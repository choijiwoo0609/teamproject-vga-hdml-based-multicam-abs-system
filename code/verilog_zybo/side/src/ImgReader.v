==> flow/design.v <==
`timescale 1ns / 1ps
module HDMI_MemController #(
    parameter IMG_W = 320,
    parameter IMG_H = 240,
    parameter H_MAX = 800,
    parameter V_MAX = 525
) (
    input                          pclk,
    input                          rstn,
    input                          DE,
    input      [$clog2(H_MAX)-1:0] x_pixel,
    input      [$clog2(V_MAX)-1:0] y_pixel,
    output                         den,
    output                         cap_val,     
    output     [             15:0] led_count,
    output reg [             16:0] rAddr,
    input      [             15:0] rData,       
    input      [             15:0] Rom_Data,
    input      [              9:0] h_out,
    input      [              6:0] s_out,
    input      [              6:0] v_out,
    output reg [              4:0] r_port,
    output reg [              5:0] g_port,
    output reg [              4:0] b_port,
    output                         led0
);
  wire [3:0] reg_r, reg_g, reg_b;
  reg reg_cap_val, next_cap_val;
  reg strike, ball;
  wire left_green_val;
  reg [14:0] thr_cnt, thr_cnt_next;
  reg [7:0] startup_delay_cnt;
  reg       system_ready;
  assign cap_val   = reg_cap_val;
  assign led_count = {left_green_val, thr_cnt};
  assign reg_r     = (rData[15:12] == 0 | rData[15:12] == 4'hf) ? rData[15:12] : rData[15:12] - 1;
  assign reg_g     = (rData[10:7] == 0 | rData[10:7] == 4'hf) ? rData[10:7] : rData[10:7] - 1;
  assign reg_b     = rData[4:1];
  assign den       = (DE && (x_pixel < (IMG_W << 1)) && (y_pixel < (IMG_H << 1)));   
  assign led0      = left_green_val;
  Green_Counter #(
      .H_MAX(H_MAX),
      .V_MAX(V_MAX)
  ) U_Green_Counter (
      .pclk(pclk),
      .rstn(rstn),
      .den(den),
      .h_out(h_out),
      .s_out(s_out),
      .v_out(v_out),
      .x_pixel(x_pixel),
      .y_pixel(y_pixel),
      .left_green_val(left_green_val)
  );
  localparam IDLE = 2'b00;
  localparam RECOGNIZE = 2'b01;
  localparam THROWING = 2'b10;
  reg [1:0] state, next_state;
  always @(*) begin
    rAddr = 17'bz;
    {r_port, g_port, b_port} = 16'b0;   
    if (den) begin
      rAddr = ((y_pixel / 2) * 320 + (x_pixel / 2));
      if (x_pixel >= 400 && x_pixel < 404) begin
        {r_port, g_port, b_port} = 16'hF800;
      end else if(((h_out >= 10'd30) && (h_out <= 10'd38) &&
                                        (s_out >= 7'd59) && (s_out <= 7'd63) &&
                                        (v_out >= 7'd98) && (v_out <= 7'd100)) ||
                                        ((h_out >= 10'd60) && (h_out <= 10'd64) &&
                                        (s_out >= 7'd46) && (s_out <= 7'd51) &&
                                        (v_out >= 7'd98) && (v_out <= 7'd100)) ||
                                        ((h_out >= 10'd10) && (h_out <= 10'd33) &&
                                        (s_out >= 7'd55) && (s_out <= 7'd76) &&
                                        (v_out >= 7'd98) && (v_out <= 7'd100)) ||
                                         ((h_out >= 10'd20) && (h_out <= 10'd42) &&
                                        (s_out >= 7'd44) && (s_out <= 7'd63) &&
                                        (v_out >= 7'd96) && (v_out <= 7'd100)))begin
        {r_port, g_port, b_port} = 16'h001f;
      end else if (((reg_g + 1) > reg_r + 3) && ((reg_g + 1) >= reg_b + 1) && 
                         ((reg_g + 1) >= 1))  begin
        {r_port, g_port, b_port} = Rom_Data;   
      end else begin
        {r_port, g_port, b_port} = rData;   
      end
    end
  end
  always @(posedge pclk or negedge rstn) begin
    if (~rstn) begin
      startup_delay_cnt <= 0;
      system_ready      <= 1'b0;
    end else begin
      if (!system_ready) begin
        if ((x_pixel == 639) && (y_pixel == 479)) begin
          if (startup_delay_cnt < 10) begin
            startup_delay_cnt <= startup_delay_cnt + 1;
          end else begin
            system_ready <= 1'b1;
          end
        end
      end
    end
  end
  always @(posedge pclk or negedge rstn) begin
    if (~rstn) begin
      state       <= IDLE;
      reg_cap_val <= 1'b0;
      thr_cnt     <= 0;
    end else begin
      state       <= next_state;
      reg_cap_val <= next_cap_val;
      thr_cnt     <= thr_cnt_next;
    end
  end
  always @(*) begin
    next_state   = state;
    next_cap_val = reg_cap_val;
    thr_cnt_next = thr_cnt;
    case (state)
      IDLE: begin
        next_cap_val = 1'b0;
        if (system_ready && left_green_val) begin
          next_cap_val = 1;
          thr_cnt_next = thr_cnt + 1;
          next_state   = THROWING;
        end
      end
      THROWING: begin
        next_cap_val = 0;
        if ((x_pixel == 639) && (y_pixel == 479) && !(left_green_val)) begin
          next_state = IDLE;
        end
      end
    endcase
  end
endmodule
module Green_Counter #(
    parameter H_MAX = 800,
    parameter V_MAX = 525
) (
    input pclk,
    input rstn,
    input den,
    input [9:0] h_out,
    input [6:0] s_out,
    input [6:0] v_out,
    input [$clog2(H_MAX)-1:0] x_pixel,
    input [$clog2(V_MAX)-1:0] y_pixel,
    output left_green_val
);
  reg left_green_val_reg;
  reg [2:0] left_green_cnt;
  assign left_green_val = left_green_val_reg;
  always @(posedge pclk or negedge rstn) begin
    if (~rstn) begin
      left_green_cnt <= 0;
      left_green_val_reg <= 0;
    end else begin
      if (den) begin
        if ((x_pixel < 400) && (x_pixel >= 50)) begin
          if (((h_out >= 10'd30) && (h_out <= 10'd38) &&
                                        (s_out >= 7'd59) && (s_out <= 7'd63) &&
                                        (v_out >= 7'd98) && (v_out <= 7'd100)) ||
                                        ((h_out >= 10'd60) && (h_out <= 10'd64) &&
                                        (s_out >= 7'd46) && (s_out <= 7'd51) &&
                                        (v_out >= 7'd98) && (v_out <= 7'd100)) ||
                                        ((h_out >= 10'd10) && (h_out <= 10'd33) &&
                                        (s_out >= 7'd55) && (s_out <= 7'd76) &&
                                        (v_out >= 7'd98) && (v_out <= 7'd100)) ||
                                         ((h_out >= 10'd20) && (h_out <= 10'd42) &&
                                        (s_out >= 7'd44) && (s_out <= 7'd63) &&
                                        (v_out >= 7'd96) && (v_out <= 7'd100))) begin
            if (left_green_cnt < 5) begin
              left_green_cnt <= left_green_cnt + 1;
            end else begin
              left_green_val_reg <= 1;
            end
          end
        end
      end else begin
        if (y_pixel == 524) begin
          left_green_cnt <= 0;
          left_green_val_reg <= 0;
        end
      end
    end
  end
endmodule
From RTL to reports: HDMI_MemController --
What the tools print for HDMI_MemController, step after step. Lines are those of the file above, counted from 1. Operators: Yosys type, input widths -> output width; for muxes data width and select width s. Cell names lack the library's common part. A cell with n/a has no value.
Inputs: top HDMI_MemController, clock port pclk, standard-cell library sky130hd, timing corner tt_025C_1v80

After elaboration --
Source: Yosys, flattened and elaborated, memories not mapped. Widths are those after wreduce. Registers that Yosys merges into a memory's read port (data or address) are not register bits. Print and check cells do not count. Equal cells are merged and count once.
Cells by class: magnitude comparators 29, bitwise gates (word level) 3, $mul 1, reductions and logical operators 43, multiplexer cells 31, eq/ne operators 12, $add $sub $neg 9, divide/modulo/power cells 0, shift-type cells 0
Operators with widths (count):
- $mul 9x3->11 const B | 1
- $ge 32x5->1 | 1
- $gt 32x5->1 | 1
- $le 10x6->1 const B | 3
- $lt 10x9->1 const B | 3
- $mux 5 | 6
- $logic_and 1x1->1 | 29
- $ge 7x6->1 const B | 4
- $eq 10x10->1 const B | 2
- $ge 10x5->1 const B | 2
- $ge 10x6->1 const B | 2
- $mux 6 | 3
- $add 17x9->17 | 1
- $mux 17 | 1
- $mux 16 | 1
- $add 15x1->15 const B | 1
- $mux 3 | 5
- $le 7x6->1 const B | 2
- $ge 7x7->1 const B | 2
- $le 7x7->1 const B | 2
- $lt 10x10->1 const B | 1
- $ge 10x4->1 const B | 1
- $le 10x7->1 const B | 1
- $ge 10x9->1 const B | 1
- $eq 10x9->1 const B | 1
- $add 4x1->5 const B | 2
- $mux 1 | 9
- $sub 4x1->4 const B | 2
Other operator kinds: 24; their cells: 38.
Storage and ports: output and inout port bits 52, bits in latches 0, memory bits (read-only) 0, memory bits (writable) 0, word width x clocked read ports 0, word-level cells 135, bits in registers 31, memories kept 0

Longest topological paths --
Depth = most cells in a row (Yosys ltp): at word level without a register or memory, in the mapped netlist without a sequential cell, where the memories' decode and read muxes count.
Logic depth: depth after elaboration 12, ABC_AREA 0, mapped depth 19, gate-level depth less buffers 16

Synthesis result --
Source: synth_stat.txt of the flow (Yosys; design flattened, memories mapped). It holds for the ABC_AREA given above (unset counts as 0); a run with the other value may have another netlist. The area totals of this step are shown rounded.
Synthesis totals: area of sequential cells 777 sq um, buffer cells 16, cells in the netlist 388, flip-flop cells 31, chip area (Yosys) 3270 sq um
Cell types:
- dfrtp_1 | count 30, total area 750.72 sq um
- ha_1 | count 38, total area 475.456 sq um
- xnor2_1 | count 19, total area 166.41 sq um
- xor2_1 | count 18, total area 157.651 sq um
- mux2i_1 | count 14, total area 140.134 sq um
- nor2_1 | count 34, total area 127.622 sq um
- nand3_1 | count 24, total area 120.115 sq um
- a21oi_1 | count 23, total area 115.11 sq um
- inv_1 | count 23, total area 86.333 sq um
- nand2_1 | count 21, total area 78.826 sq um
- o21ai_0 | count 15, total area 75.072 sq um
- a21o_1 | count 9, total area 67.565 sq um
- buf_4 | count 8, total area 60.058 sq um
- nor3_1 | count 12, total area 60.058 sq um
- mux2_1 | count 5, total area 56.304 sq um
- nand4_1 | count 8, total area 50.048 sq um
- nand3b_1 | count 6, total area 45.043 sq um
- fa_1 | count 2, total area 40.038 sq um
Other cell types: 39; their cells: 79. By module: a second synthesis without flattening, with its own total; a netlist apart from the flattened one above.
Second synthesis, totals: cell total of the unflattened synthesis 495, area (unflattened synthesis) 4070 sq um
Each row is one instance without its submodules.
Modules:
- HDMI_MemController | cells 414, area 3390 sq um, instances 1, sequential area 677 sq um
- Green_Counter | cells 81, area 673 sq um, instances 1, sequential area 100 sq um

Path before layout --
Path of least setup slack by OpenSTA after synthesis, without wires, with an ideal clock, recovery checks aside; 20% of the period is set as input and as output delay. Where synthesis merged equal registers, the netlist keeps one of their names.
Path after synthesis: kind input-to-output, start in rData[12], end out b_port[0], time at the first pin 1.338 ns, driving pins on the path 18, path buffers 3, setup slack 0.841 ns, arrival time 4.511 ns, period 6.69 ns, output delay 1.338 ns, delay of the path 3.173 ns, required time 5.352 ns, synthesis period reached 5.849 ns
"delay of the path" is the arrival time less input delay plus setup time. A path that ends at an output port has no setup time. "driving pins on the path" counts driving pins, that of a launching flip-flop among them; a cell with two outputs on the path counts twice. "synthesis period reached" is the clock period less the worst setup slack; recovery checks do not enter. This is arithmetic on one report: input and output delays are still those of the set period (20% each). The rows between start and end are the longest chain of elaborated cells between them; the timing report does not say that the signal goes this way. Where chains are equally long, one stands for them. A line is the first line of the expression or statement that the cell stems from. Yosys adds cells for indexed reads and writes and turns some case tables into memories.
Between the ends, after synthesis: path through inv_1 ha_1 clkbuf_1 inv_1 o31ai_1 nor2_1 a21oi_1 ha_1 ha_1 nor2b_1 o21a_1 o21ai_0 a221o_1 a41o_1 buf_2 buf_4 mux2i_1 a21oi_1, length of the longest elaborated chain 11, elaborated cells on any way between the ends 13, source lines of those cells 5
RTL lines, path after synthesis:
- from (decl) | RTL line 17 | input      [             15:0] rData,
- $logic_not 4->1 | RTL line 36 | assign reg_r     = (rData[15:12] == 0 | rData[15:12] == 4'hf) ? rData[15:12] : rData[15:12] - 1;
- $or 1x1->1 | RTL line 36
- $mux 4 | RTL line 36
- $add 4x2->5 | RTL line 79 | end else if (((reg_g + 1) > reg_r + 3) && ((reg_g + 1) >= reg_b + 1) &&
- $gt 32x5->1 | RTL line 79
- $logic_and 1x1->1 x2 | RTL line 79
- $mux 16 | RTL line 79
- $mux 5 | RTL line 66 | end else if(((h_out >= 10'd30) && (h_out <= 10'd38) &&
- $mux 5 | RTL line 64 | if (x_pixel >= 400 && x_pixel < 404) begin
- $mux 5 | RTL line 62 | if (den) begin
- to (decl) | RTL line 24 | output reg [              4:0] b_port,

Timing after layout --
Path of least setup slack in the final report of flow run 2 (OpenROAD, finished layout, wires in). Where an end is a register, its clock arrival counts in the times.
Path after layout: kind input-to-output, start in rData[12], end out r_port[4], path buffers 3, time at the first pin 1.31 ns, arrival time 5.04 ns, setup slack 0.21 ns, output delay 1.31 ns, driving pins on the path 18, required time 5.25 ns, period 6.56 ns
The rows between start and end are the longest chain of elaborated cells between them; the timing report does not say that the signal goes this way. Where chains are equally long, one stands for them.
Between the ends, after layout: path through clkdlybuf4s50_1 inv_1 ha_1 inv_1 o31ai_1 buf_4 nor2_1 a21oi_2 ha_1 ha_1 nor2b_1 o21a_1 o21ai_0 a221o_1 a41o_4 mux2_1 a21o_1 dlygate4sd2_1, length of the longest elaborated chain 11, elaborated cells on any way between the ends 13, source lines of those cells 5
RTL lines, path after layout:
- from (decl) | RTL line 17 | input      [             15:0] rData,
- $logic_not 4->1 | RTL line 36 | assign reg_r     = (rData[15:12] == 0 | rData[15:12] == 4'hf) ? rData[15:12] : rData[15:12] - 1;
- $or 1x1->1 | RTL line 36
- $mux 4 | RTL line 36
- $add 4x2->5 | RTL line 79 | end else if (((reg_g + 1) > reg_r + 3) && ((reg_g + 1) >= reg_b + 1) &&
- $gt 32x5->1 | RTL line 79
- $logic_and 1x1->1 x2 | RTL line 79
- $mux 16 | RTL line 79
- $mux 5 | RTL line 66 | end else if(((h_out >= 10'd30) && (h_out <= 10'd38) &&
- $mux 5 | RTL line 64 | if (x_pixel >= 400 && x_pixel < 404) begin
- $mux 5 | RTL line 62 | if (den) begin
- to (decl) | RTL line 22 | output reg [              4:0] r_port,

Subject: flow runs of HDMI_MemController

Hi,

Measured data: module HDMI_MemController, platform sky130hd, 2 stored runs of the flow under differing settings, order arbitrary. Input and output delays are each 20% of the period that was set; the output load is 0.01 pF.
"period achieved": clock period set for the run, less the worst setup slack. It is reckoned from that one timing run; input and output delays stay at 20% of the period that was set.
"total design power" is the tool's figure for a default switching activity; nothing was simulated.
Results are given in rounded form.

[flow run 1] flow files
==> flow/run.sh <==
#!/bin/bash
# the make line also repeats the synthesis and layout settings of config.mk as NAME=value (left out here)
make -C /OpenROAD-flow-scripts/flow DESIGN_CONFIG=/design/flow/config.mk WORK_HOME=/design/flow/orfs CLKGATE_MAP_FILE= finish
==> flow/config.mk <==
export PLATFORM = sky130hd
export DESIGN_NAME = HDMI_MemController
export DESIGN_NICKNAME = HDMI_MemController
export VERILOG_FILES = /design/flow/design.v
export SDC_FILE = /design/flow/constraint.sdc
export NUM_CORES = 4
export LEC_CHECK = 0
export ABC_AREA = 0
export CAP_MARGIN = 25
export CELL_PAD_IN_SITES_DETAIL_PLACEMENT = 1
export CORE_ASPECT_RATIO = 1.23
export CORE_MARGIN = 2
export CORE_UTILIZATION = 70
export CTS_CLUSTER_DIAMETER = 96
export CTS_CLUSTER_SIZE = 32
export SETUP_SLACK_MARGIN = -0.08
export SLEW_MARGIN = 20
==> flow/constraint.sdc <==
create_clock -name core_clock -period 4.47 [get_ports {pclk}]
set_input_delay 0.8940 -clock core_clock [delete_from_list [all_inputs] [get_ports {pclk}]]
set_output_delay 0.8940 -clock core_clock [all_outputs]
set_load 0.01 [all_outputs]

[flow run 1] result: no results, placement failed with GPL-0301

[flow run 2] flow files
==> flow/run.sh <==
#!/bin/bash
# the make line also repeats the synthesis and layout settings of config.mk as NAME=value (left out here)
make -C /OpenROAD-flow-scripts/flow DESIGN_CONFIG=/design/flow/config.mk WORK_HOME=/design/flow/orfs CLKGATE_MAP_FILE= finish
==> flow/config.mk <==
export PLATFORM = sky130hd
export DESIGN_NAME = HDMI_MemController
export DESIGN_NICKNAME = HDMI_MemController
export VERILOG_FILES = /design/flow/design.v
export SDC_FILE = /design/flow/constraint.sdc
export NUM_CORES = 4
export LEC_CHECK = 0
export CAP_MARGIN = 20
export CORE_MARGIN = 2
export CORE_UTILIZATION = 28
export SLEW_MARGIN = 20
==> flow/constraint.sdc <==
create_clock -name core_clock -period 6.56 [get_ports {pclk}]
set_input_delay 1.3120 -clock core_clock [delete_from_list [all_inputs] [get_ports {pclk}]]
set_output_delay 1.3120 -clock core_clock [all_outputs]
set_load 0.01 [all_outputs]

[flow run 2] result: standard-cell area after routing 5050 sq um; worst hold slack 0.374 ns; final utilization 44.2 %; mapped cell area after synthesis 3270 sq um; setup slack of the worst path 0.211 ns; period achieved 6.349 ns; area of the die 12600 sq um; total design power 785 uW

Regards
