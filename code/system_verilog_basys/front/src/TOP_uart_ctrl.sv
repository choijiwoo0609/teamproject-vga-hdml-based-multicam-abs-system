==> flow/design.v <==
`timescale 1ns / 1ps
module TOP_uart_ctrl (
    input  logic       clk,
    input  logic       reset,
    input  logic       Strike,
    input  logic       Ball,
    output logic [7:0] rx_data,
    output logic       rx_done,
    input  logic       rx,
    output logic       tx
);
    logic       br_tick;
    logic [7:0] ascii;
    buadrate U_buadrate (
        .clk    (clk),
        .rst    (reset),
        .br_tick(br_tick)
    );
    ascii U_ascii (
        .Strike(Strike),
        .Ball  (Ball),
        .ascii (ascii)
    );
    transmitter U_transmitter (
        .clk     (clk),
        .rst     (reset),
        .br_tick (br_tick),
        .tx_start(Strike | Ball),
        .tx_data (ascii),
        .tx_busy (),
        .tx_done (),
        .tx      (tx)
    );
    receiver U_receiver (
        .clk    (clk),
        .rst    (reset),
        .rx     (rx),
        .br_tick(br_tick),
        .rx_data(rx_data),
        .rx_done(rx_done)
    );
endmodule
`timescale 1ns / 1ps
module ascii (
    input  logic       Strike,
    input  logic       Ball,
    output logic [7:0] ascii
);
    always_comb begin
        if (Strike) ascii <= 8'd83;   
        else if (Ball) ascii <= 8'd66;   
        else ascii <= 8'd79;   
    end
endmodule
`timescale 1ns / 1ps
module buadrate(
    input logic clk,
    input logic rst,
    output logic br_tick
);
    logic [$clog2(100_000_000/9600/16)-1:0] br_counter;
    always_ff @(posedge clk or posedge rst) begin
        if (rst) begin
            br_counter <= 0;
            br_tick <= 1'b0;
        end else begin
            if (br_counter == 100_000_000 / 9600 / 16 - 1) begin
                br_counter <= 0;
                br_tick <= 1'b1;
            end else begin
                br_counter <= br_counter + 1;
                br_tick <= 1'b0;
            end
        end
    end
endmodule
`timescale 1ns / 1ps
module receiver (
    input  logic       clk,
    input  logic       rst,
    input  logic       rx,
    input  logic       br_tick,
    output logic [7:0] rx_data,
    output logic       rx_done
);
    typedef enum {
        IDLE,
        START,
        DATA,
        STOP
    } rx_state_e;
    rx_state_e rx_state, rx_next_state;
    logic [7:0] rx_data_reg, rx_data_next;
    logic rx_done_reg, rx_done_next;
    logic [4:0] tick_cnt_reg, tick_cnt_next;
    logic [3:0] bit_cnt_reg, bit_cnt_next;
    assign rx_data = rx_data_reg;
    assign rx_done = rx_done_reg;
    always_ff @(posedge clk, posedge rst) begin
        if (rst) begin
            rx_state <= IDLE;
            rx_data_reg <= 0;
            rx_done_reg <= 0;
            tick_cnt_reg <= 0;
            bit_cnt_reg <= 0;
        end else begin
            rx_state <= rx_next_state;
            rx_data_reg <= rx_data_next;
            rx_done_reg <= rx_done_next;
            tick_cnt_reg <= tick_cnt_next;
            bit_cnt_reg <= bit_cnt_next;
        end
    end
    always_comb begin
        rx_next_state = rx_state;
        rx_data_next  = rx_data_reg;
        rx_done_next  = rx_done_reg;
        tick_cnt_next = tick_cnt_reg;
        bit_cnt_next  = bit_cnt_reg;
        case (rx_state)
            IDLE: begin
                rx_done_next = 0;
                if (rx == 0) begin
                    rx_next_state = START;
                    tick_cnt_next = 0;
                    bit_cnt_next  = 0;
                end
            end
            START: begin
                if (br_tick) begin
                    if (tick_cnt_reg == 7) begin
                        rx_next_state = DATA;
                        tick_cnt_next = 0;
                    end else begin
                        tick_cnt_next = tick_cnt_reg + 1;
                    end
                end
            end
            DATA: begin
                if (br_tick) begin
                    if (tick_cnt_reg == 15) begin
                        tick_cnt_next = 0;
                        if (bit_cnt_reg == 8) begin
                            rx_next_state = STOP;
                            bit_cnt_next  = 0;
                        end else begin
                            rx_data_next = {rx, rx_data_reg[7:1]};
                            bit_cnt_next = bit_cnt_reg + 1;
                        end
                    end else begin
                        tick_cnt_next = tick_cnt_reg + 1;
                    end
                end
            end
            STOP: begin
                if (br_tick) begin
                    if (tick_cnt_reg == 23) begin
                        rx_next_state = IDLE;
                        rx_done_next  = 1;
                        tick_cnt_next = 0;
                    end else begin
                        tick_cnt_next = tick_cnt_reg + 1;
                    end
                end
            end
        endcase
    end
endmodule
`timescale 1ns / 1ps
module transmitter (
    input logic       clk,
    input logic       rst,
    input logic       br_tick,
    input logic       tx_start,
    input logic [7:0] tx_data,
    output logic tx_busy,
    output logic tx_done,
    output logic tx
);
    typedef enum {
        IDLE,
        START,
        DATA,
        STOP
    } tx_state_e;
    tx_state_e tx_state, tx_next_state;
    logic tx_reg, tx_next;
    logic [7:0] temp_data_reg, temp_data_next;
    logic [3:0] tick_cnt_reg, tick_cnt_next;
    logic [2:0] bit_cnt_reg, bit_cnt_next;
    logic tx_busy_reg, tx_busy_next;
    logic tx_done_reg, tx_done_next;
    assign tx = tx_reg;
    assign tx_busy = tx_busy_reg;
    assign tx_done = tx_done_reg;
    always_ff @(posedge clk or posedge rst) begin
        if (rst) begin
            tx_state <= IDLE;
            tx_reg <= 1'b1;
            temp_data_reg <= 0;
            tick_cnt_reg <= 0;
            bit_cnt_reg <= 0;
            tx_busy_reg <= 0;
            tx_done_reg <= 0;
        end else begin
            tx_state <= tx_next_state;
            tx_reg <= tx_next;
            temp_data_reg <= temp_data_next;
            tick_cnt_reg <= tick_cnt_next;
            bit_cnt_reg <= bit_cnt_next;
            tx_busy_reg <= tx_busy_next;
            tx_done_reg <= tx_done_next;
        end
    end
    always_comb begin
        tx_next_state = tx_state;
        tx_next = tx_reg;
        temp_data_next = temp_data_reg;
        tick_cnt_next = tick_cnt_reg;
        bit_cnt_next = bit_cnt_reg;
        tx_busy_next = tx_busy_reg;
        tx_done_next = tx_done_reg;
        case (tx_state)
            IDLE: begin
                tx_next = 1'b1;
                tx_done_next = 0;
                tx_busy_next = 0;
                if (tx_start) begin
                    tx_next_state  = START;
                    temp_data_next = tx_data;
                    tick_cnt_next  = 0;
                    bit_cnt_next   = 0;
                    tx_busy_next   = 1;
                end
            end
            START: begin
                tx_next = 1'b0;
                if (br_tick) begin
                    if (tick_cnt_reg == 15) begin
                        tx_next_state = DATA;
                        tick_cnt_next = 0;
                    end else begin
                        tick_cnt_next = tick_cnt_reg + 1;
                    end
                end
            end
            DATA: begin
                tx_next = temp_data_reg[0];
                if (br_tick) begin
                    if (tick_cnt_reg == 15) begin
                        tick_cnt_next = 0;
                        if (bit_cnt_reg == 7) begin
                            tx_next_state = STOP;
                            bit_cnt_next  = 0;
                        end else begin
                            temp_data_next = {1'b0, temp_data_reg[7:1]};
                            bit_cnt_next   = bit_cnt_reg + 1;
                        end
                    end else begin
                        tick_cnt_next = tick_cnt_reg + 1;
                    end
                end
            end
            STOP: begin
                tx_next = 1'b1;
                if (br_tick) begin
                    if (tick_cnt_reg == 15) begin
                        tx_next_state = IDLE;
                        tick_cnt_next = 0;
                        tx_busy_next  = 0;
                        tx_done_next  = 1;
                    end else begin
                        tick_cnt_next = tick_cnt_reg + 1;
                    end
                end
            end
        endcase
    end
endmodule
[From RTL to reports: TOP_uart_ctrl]
Tool output for the design above, in the order of the flow.
Lines are those of the file above, counted from 1.
Operators carry their Yosys type and port widths (W data, S select, Z words).
Cell names lack the library's common part.
Not given: n/a
Design
  top module: TOP_uart_ctrl
  clock: clk
  cell library: sky130hd
  timing corner: tt_025C_1v80

[Word level]
Counts by Yosys on the flattened word-level netlist (proc, flatten, opt, wreduce; memories kept). Register bits leave out memories and registers merged into their read ports (data or address). Print and check cells are left out. Cells with the same type and inputs are merged into one.
Storage and ports
  output and inout bits: 10
  clocked read ports x word width: 0
  memories kept: 0
  ROM bits: 0
  bits in writable memories: 0
  bits in registers: 109
  word-level cells: 122
  bits in latches: 0
Cells by class
  bitwise gates (word level): 2
  multipliers: 0
  multiplexer cells: 53
  div/mod/pow operators: 0
  magnitude comparators: 0
  $add $sub $neg: 5
  equal/unequal tests: 31
  shift operators: 0
  reduce/logical cells: 19
Operators by type and width (count)
  $mux W32: 16
  $pmux W32 S4: 2
  $eq A32 B2 Y1 const B: 4
  $eq A32 B1 Y1 const B: 2
  $logic_not A32 Y1: 2
  $mux W8: 5
  $mux W5: 7
  $mux W4: 8
  $pmux W5 S4: 1
  $ne A2 B1 Y1 const B: 9
  $ne A2 B2 Y1 const B: 9
  $reduce_and A9 Y1: 2
  $pmux W8 S2: 1
  $pmux W4 S2: 2
  $reduce_and A4 Y1: 3
  $mux W3: 4
  $add A10 B1 Y10 const B: 1
  $eq A10 B10 Y1 const B: 1
  $reduce_and A5 Y1: 2
  $mux W10: 1
  $add A4 B1 Y4 const B: 2
  $eq A4 B4 Y1 const B: 2
  $reduce_bool A4 Y1: 2
  $reduce_bool A2 Y1: 3
  $reduce_and A3 Y1: 2
  $pmux W3 S2: 1
  $add A5 B1 Y5 const B: 1
  $eq A5 B3 Y1 const B: 1
Not listed: further kinds 12, cells in them 14.

[Depth]
Yosys ltp: most cells in a row. Word level: on the elaborated netlist, between registers, memories and ports. Mapped: between sequential cells and ports; inverters and the memories' decode and read muxes count.
Depth
  depth after elaboration: 5
  ABC_AREA: 0
  mapped depth: 7

[After synthesis]
Source: synth_stat.txt of the flow (Yosys; design flattened, memories mapped). It holds for the ABC_AREA given above (unset counts as 0); a run with the other value may have another netlist.
Synthesis totals
  flip-flop cells: 52
  sequential area: 1305.0 sq um
  mapped cells: 250
  mapped area: 2630.0 sq um
  buffer cells: 7
Cell types
  dfrtp_1: count 49, area in all 1.23E+03 sq um
  ha_1: count 12, area in all 150.144 sq um
  mux2_2: count 9, area in all 101.347 sq um
  nand2_1: count 26, area in all 97.594 sq um
  dfstp_2: count 3, area in all 78.826 sq um
  a22o_1: count 8, area in all 70.067 sq um
  o21ai_0: count 14, area in all 70.067 sq um
  inv_1: count 16, area in all 60.058 sq um
  a21oi_1: count 9, area in all 45.043 sq um
  nand3_1: count 9, area in all 45.043 sq um
  xnor2_1: count 5, area in all 43.792 sq um
  nor2_1: count 11, area in all 41.29 sq um
  mux2i_1: count 4, area in all 40.038 sq um
  o211ai_1: count 5, area in all 37.536 sq um
  and3_1: count 5, area in all 31.28 sq um
  nor2b_1: count 5, area in all 31.28 sq um
  a32o_1: count 3, area in all 30.029 sq um
  mux2_4: count 2, area in all 30.029 sq um
Not listed: further types 31, cells in them 55.
By module: a second synthesis without flattening, with its own total; a netlist apart from the flattened one above.
Unflattened totals
  cells (unflattened synthesis): 276
  area total of the unflattened synthesis: 2907.8 sq um
Rows give one instance, submodules left out.
Modules
  receiver: seq. area 551.8 sq um, area 1153.6 sq um, cells 105, times used 1
  transmitter: seq. area 553.0 sq um, area 1132.3 sq um, cells 112, times used 1
  buadrate: seq. area 275.3 sq um, area 553.0 sq um, cells 48, times used 1
  ascii: seq. area 0.0 sq um, area 62.6 sq um, cells 10, times used 1
  TOP_uart_ctrl: seq. area 0.0 sq um, area 6.3 sq um, cells 1, times used 1

[Path before layout]
Path of least setup slack by OpenSTA after synthesis, without wires, with an ideal clock, recovery checks aside; 20% of the period is set as input and as output delay. Where synthesis merged equal registers, the netlist keeps one of their names.
Timing post-synthesis
  path type: input-to-reg
  start point: input Strike
  end point: register U_transmitter.temp_data_reg[0]
  setup time: 0.125 ns
  driving pins on the path: 4
  slack: 1.883 ns
  clock period: 3.83 ns
  data arrival time: 1.822 ns
  required time: 3.705 ns
  path delay: 1.181 ns
  input delay: 0.766 ns
  synthesis period reached: 1.947 ns
"path delay" = arrival - input delay + setup time.
"driving pins on the path": output pins that drive a net of the path, with the launching flip-flop's if there is one; two outputs of one cell count as two.
"synthesis period reached" is the clock period less the worst setup slack; recovery checks do not enter. This is arithmetic on one report: input and output delays are still those of the set period (20% each).
The rows between start and end are the longest chain of elaborated cells between them; the timing report does not say that the signal goes this way. Where chains are equally long, one stands for them.
Each line given opens the expression or statement behind the cell; cells for indexed reads and writes are added by Yosys, which also makes memories of some case tables.
Between the ends, post-synthesis
  path through: or3b_1 buf_2 a31oi_4 mux2_4
  cells in the longest elaborated chain: 3
Ends and longest elaborated chain, post-synthesis
  from (decl): line 5  | input  logic       Strike,
  $mux W8: line 50  | if (Strike) ascii <= 8'd83;
  $mux W8: line 228  | if (tx_start) begin
  $pmux W8 S2: line 223  | case (tx_state)
  to (assign): line 200  | temp_data_reg <= 0;
  to (assign): line 208  | temp_data_reg <= temp_data_next;
  to (decl): line 188  | logic [7:0] temp_data_reg, temp_data_next;

Record of 2 stored runs of the RTL-to-layout flow on TOP_uart_ctrl, platform sky130hd. The runs are unordered. Constraints: input delay and output delay 20% of the set period each, output load 0.01 pF.

==> run A: settings <==
{ "period_ns": 3.4, "CORE_UTILIZATION": 56, "SETUP_SLACK_MARGIN": 0.5, "PLACE_DENSITY_LB_ADDON": 0.09, "HOLD_SLACK_MARGIN": 0.15, "CELL_PAD_IN_SITES_GLOBAL_PLACEMENT": 2, "GPL_TIMING_DRIVEN": 1, "GPL_ROUTABILITY_DRIVEN": 0, "CTS_CLUSTER_SIZE": 49, "SLEW_MARGIN": 0, "CAP_MARGIN": 20, "CORE_MARGIN": 2 }
==> run A: results <==
unfinished; error FLW-0024 in placement

==> run B: settings <==
{ "period_ns": 1.93, "CORE_UTILIZATION": 52, "SETUP_SLACK_MARGIN": 0.53, "PLACE_DENSITY_LB_ADDON": 0.04, "CELL_PAD_IN_SITES_GLOBAL_PLACEMENT": 2, "TNS_END_PERCENT": 40, "ABC_AREA": 1, "GPL_ROUTABILITY_DRIVEN": 0, "SLEW_MARGIN": 40, "MIN_ROUTING_LAYER": "met1", "CAP_MARGIN": 20, "CORE_MARGIN": 2 }
==> run B: results <==
unfinished; error FLW-0024 in placement
